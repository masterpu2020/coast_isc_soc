==> flow/design.v <==
module register
(
     clk_i
    ,rst_i
    ,en_w_reg_i
    ,w_reg_data_1_i
    ,w_reg_data_2_i
    ,w_reg_addr_1_i
    ,w_reg_addr_2_i
    ,r_reg_addr_1_i
    ,r_reg_addr_2_i
    ,r_reg_addr_3_i
    ,r_reg_addr_4_i
    ,r_reg_data_1_o
    ,r_reg_data_2_o
    ,r_reg_data_3_o
    ,r_reg_data_4_o
    ,reg_watcher_o
);
    input clk_i;
    input rst_i;
    input en_w_reg_i;
    input [7:0] w_reg_data_1_i;
    input [7:0] w_reg_data_2_i;
    input [4:0] w_reg_addr_1_i;
    input [4:0] w_reg_addr_2_i;
    input [4:0] r_reg_addr_1_i;
    input [4:0] r_reg_addr_2_i;
    input [4:0] r_reg_addr_3_i;
    input [4:0] r_reg_addr_4_i;
    output reg [7:0] r_reg_data_1_o;
    output reg [7:0] r_reg_data_2_o;
    output reg [7:0] r_reg_data_3_o;
    output reg [7:0] r_reg_data_4_o;
    output wire [7:0] reg_watcher_o;
reg [7:0] REG[31:0];  
integer row;
initial begin
    r_reg_data_1_o = 0;
    r_reg_data_2_o = 0;
    r_reg_data_3_o = 0;
    r_reg_data_4_o = 0;
    for(row = 0; row <= 31; row = row + 1)
        REG[row] = 0;
end
always @(posedge clk_i) begin
    if (rst_i == 1'b1) begin
        r_reg_data_1_o <= 0;
        r_reg_data_2_o <= 0;
        r_reg_data_3_o <= 0;
        r_reg_data_4_o <= 0;
        for(row = 0; row <= 31; row = row + 1)
            REG[row] <= 0;
    end
    else if (en_w_reg_i == 1'b1) begin
        r_reg_data_1_o <= 0;
        r_reg_data_2_o <= 0;
        r_reg_data_3_o <= 0;
        r_reg_data_4_o <= 0;
        REG[w_reg_addr_1_i] <= w_reg_data_1_i;
        REG[w_reg_addr_2_i] <= w_reg_data_2_i;
    end
    else begin
        r_reg_data_1_o <= REG[r_reg_addr_1_i];
        r_reg_data_2_o <= REG[r_reg_addr_2_i];
        r_reg_data_3_o <= REG[r_reg_addr_3_i];
        r_reg_data_4_o <= REG[r_reg_addr_4_i];
    end
end
assign reg_watcher_o = REG[5'd22];
endmodule
### From RTL to reports: register

Tool output for the design above, in the order of the flow.
Lines are those of the file above, counted from 1.
Operators: Yosys type, input widths -> output width; for muxes data width and select width s.
Library cell names are shortened.
The mark -- stands for no value.

| design | value |
|---|---|
| design top | register |
| clock input | clk_i |
| cell library | sky130hd |
| timing corner | tt_025C_1v80 |

### After elaboration

Yosys after proc, flatten, opt, wreduce and memory -nomap, before mapping. Enables and synchronous resets that opt folds into registers are not counted as muxes. Memory bits, and registers merged into a memory's read port (data or address), are not among the register bits. Print and check cells are not counted. Equal cells are merged and count once.
Yosys's memory passes give these memory sizes; they may raise the number of words (mostly to a power of two), join words into wider ones and drop unused or constant bits.

| bit counts | value |
|---|---|
| bits in writable memories | 256 |
| bits in latches | 0 |
| bits in read-only memories | 0 |
| memory cells | 1 |
| input port bits | 49 |
| word-level cells | 13 |
| output and inout bits | 40 |
| flip-flop bits (word level) | 0 |

| cells by class | value |
|---|---|
| add/subtract/negate cells | 0 |
| multiplexer cells | 11 |
| bitwise operators | 0 |
| multiply operators | 0 |
| reduce/logical cells | 1 |
| order comparisons | 0 |
| divide/modulo/power cells | 0 |
| shifts and indexed selects | 0 |
| eq/ne operators | 0 |

Memories:

| name | words | bits a word | RTL line | RTL |
|---|---|---|---|---|
| REG | 32 | 8 | 36 | `reg [7:0] REG[31:0];` |

Operator list:

| operator | count |
|---|---|
| $mux 8 | 4 |
| $mux 5 | 4 |
| $mux 1 | 3 |
| $reduce_or 2->1 | 1 |

### Logic depth

Yosys ltp: most cells in a row. Word level: on the elaborated netlist, between registers, memories and ports. Mapped: between sequential cells and ports; inverters and the memories' decode and read muxes count.

| logic depth | value |
|---|---|
| depth after elaboration | 2 |
| ABC_AREA | 1 |
| mapped depth | 12 |
| depth with buffers taken out | 9 |

### Synthesis result

Source: synth_stat.txt of the flow (Yosys; design flattened, memories mapped). It holds for the ABC_AREA given above (unset counts as 0); a run with the other value may have another netlist.
Totals and module areas in this step are rounded.

| mapped netlist | value |
|---|---|
| mapped flip-flops | 288 |
| cell area after synthesis | 21500 um^2 |
| cell count | 3245 |
| buffers | 263 |
| area of sequential cells | 8328 um^2 |

Cell types:

| type | count | total area (um^2) |
|---|---|---|
| edfxtp_1 | 256 | 7.69E+03 |
| nand2_1 | 1265 | 4.75E+03 |
| nand3_1 | 688 | 3.44E+03 |
| o22ai_1 | 248 | 1.55E+03 |
| dfxtp_1 | 32 | 640.614 |
| nor2_1 | 165 | 619.344 |
| clkbuf_1 | 164 | 615.59 |
| a21oi_1 | 84 | 420.403 |
| nand2_2 | 62 | 387.872 |
| o21ai_0 | 76 | 380.365 |
| buf_2 | 66 | 330.317 |
| inv_1 | 63 | 236.477 |
| buf_1 | 31 | 116.362 |
| nor3_4 | 4 | 65.062 |
| nor3_1 | 12 | 60.058 |
| o211ai_1 | 6 | 45.043 |
| nand3_2 | 4 | 40.038 |
| clkinv_1 | 10 | 37.536 |

Not listed: further types 5, cells in them 9.

### Path before layout

Source: OpenSTA report_checks on the synthesized netlist (no wires, ideal clock, input and output delay 20% of the period each), path of least setup slack; recovery checks are left aside. Register names are those of the netlist, which keeps one name where synthesis merged equal registers.

| timing path post-synthesis | value |
|---|---|
| path type | input -> register |
| start point | in rst_i |
| end point | mem REG[25][0] |
| delay of the path | 1.560 ns |
| setup time | 0.376 ns |
| data required time | 1.904 ns |
| arrival time | 1.640 ns |
| buffers on the path | 1 |
| launch time at the first pin | 0.456 ns |
| setup slack | 0.264 ns |
| driving pins on the path | 6 |
| clock period | 2.28 ns |
| input delay | 0.456 ns |
| synthesis period reached | 2.016 ns |

"delay of the path" is the arrival time less input delay plus setup time.
"driving pins on the path" counts driving pins, that of a launching flip-flop among them; a cell with two outputs on the path counts twice.
"synthesis period reached" = period - worst setup slack (recovery checks aside). The figure is calculated, with input and output delays left at 20% of the set period.
Between the ends stands the longest chain of elaborated cells between them, by number of cells; it is not shown to be the way that was timed. Of several equally long chains one is given.
A line is the first line of the expression or statement that the cell stems from. Yosys adds cells for indexed reads and writes and turns some case tables into memories.
The path ends at the enable pin of a flip-flop; only ways to that pin are counted.

| between the ends, post-synthesis | value |
|---|---|
| cell sequence | buf_6 inv_2 nand2_4 nor3_4 nand2_2 o211ai_1 |
| length of the longest elaborated chain | 1 |
| elaborated cells between the ends (all ways) | 4 |
| source lines of those cells | 1 |
| classes of those cells | mux (4) |

RTL lines, path post-synthesis:

| item | RTL line | RTL |
|---|---|---|
| from (decl) | 21 | `input rst_i;` |
| $mux 5 | 47 | `if (rst_i == 1'b1) begin` |
| to (decl) | 36 | `reg [7:0] REG[31:0];` |

### Path in the finished layout

From the final timing report of run A: the path of least setup slack in the routed layout; clock arrival at registers is part of the times.

| timing path post-layout | value |
|---|---|
| path type | register -> output |
| start point | mem REG[22][7] |
| end point | out reg_watcher_o[7] |
| setup slack | 0.12 ns |
| driving pins on the path | 2 |
| data required time | 1.96 ns |
| buffers on the path | 1 |
| launch time at the first pin | 0.54 ns |
| arrival time | 1.84 ns |
| clock period | 2.45 ns |
| external output delay | 0.49 ns |

Between the ends stands the longest chain of elaborated cells between them, by number of cells; it is not shown to be the way that was timed. Of several equally long chains one is given.
The chain passes a memory read, where the word-level depth is cut; so it can be longer than that depth.

| between the ends, post-layout | value |
|---|---|
| cell sequence | edfxtp_1 clkdlybuf4s50_1 |
| length of the longest elaborated chain | 1 |
| elaborated cells between the ends (all ways) | 1 |
| source lines of those cells | 1 |
| classes of those cells | memory (1) |

RTL lines, path post-layout:

| item | RTL line | RTL |
|---|---|---|
| from (decl) | 36 | `reg [7:0] REG[31:0];` |
| $mem_v2 32x8 | 36 |  |
| to (decl) | 35 | `output wire [7:0] reg_watcher_o;` |

Ticket comment

Stored flow runs of register (2 of them; Yosys, OpenROAD, sky130hd). They differ in their settings and are not a sequence. Constraints: input delay and output delay 20% of the set period each, output load 0.01 pF.
"achieved clock period" means the clock period less the worst setup slack. The figure is calculated, with input and output delays left at 20% of the set period.
"worst setup path time": the worst setup path's part of the clock period (all of it between registers, 20% less for each end at a port) less its slack. A launch clock that arrives late makes it longer, a capture clock that arrives late makes it shorter.
By "total power of the final layout" is meant OpenSTA's value without simulated activity: inputs other than the clock are taken to toggle once in ten clock periods, and the tool carries that through the logic.
The results are shown rounded.

#### Run A

| setting | value |
|---|---|
| period_ns | `2.45` |
| CORE_UTILIZATION | `25` |
| PLACE_DENSITY_LB_ADDON | `0.07` |
| CORE_MARGIN | `4` |
| CELL_PAD_IN_SITES_GLOBAL_PLACEMENT | `2` |
| TNS_END_PERCENT | `60` |
| ABC_AREA | `1` |
| GPL_TIMING_DRIVEN | `1` |
| CTS_CLUSTER_SIZE | `39` |
| CTS_CLUSTER_DIAMETER | `340` |
| CAP_MARGIN | `20` |
| SLEW_MARGIN | `20` |

| result | value |
|---|---|
| area of the die | 90770 um^2 |
| total negative setup slack | 0.000 ns |
| worst-case hold slack | 0.623 ns |
| worst setup path time | 1.84 ns |
| kind of the worst setup path | register -> output |
| achieved clock period | 2.329 ns |
| worst setup slack after layout | 0.121 ns |
| total power of the final layout | 12290 uW |
| mapped cell area after synthesis | 21500 um^2 |
| utilization after routing | 0.306 |
| standard-cell area after layout | 26140 um^2 |

#### Run B

| setting | value |
|---|---|
| period_ns | `1.5` |
| CORE_UTILIZATION | `15` |
| PLACE_DENSITY_LB_ADDON | `0.26` |
| ABC_AREA | `1` |
| GPL_TIMING_DRIVEN | `0` |
| CTS_CLUSTER_DIAMETER | `352` |
| CAP_MARGIN | `20` |
| CORE_MARGIN | `2` |
| SLEW_MARGIN | `20` |

| result | value |
|---|---|
| worst setup path time | 1.59 ns |
| kind of the worst setup path | register -> register |
| total negative setup slack | -1.264 ns |
| standard-cell area after layout | 30480 um^2 |
| mapped cell area after synthesis | 21500 um^2 |
| worst-case hold slack | 0.122 ns |
| worst setup slack after layout | -0.085 ns |
| total power of the final layout | 26350 uW |
| utilization after routing | 0.215 |
| achieved clock period | 1.585 ns |
| area of the die | 146400 um^2 |
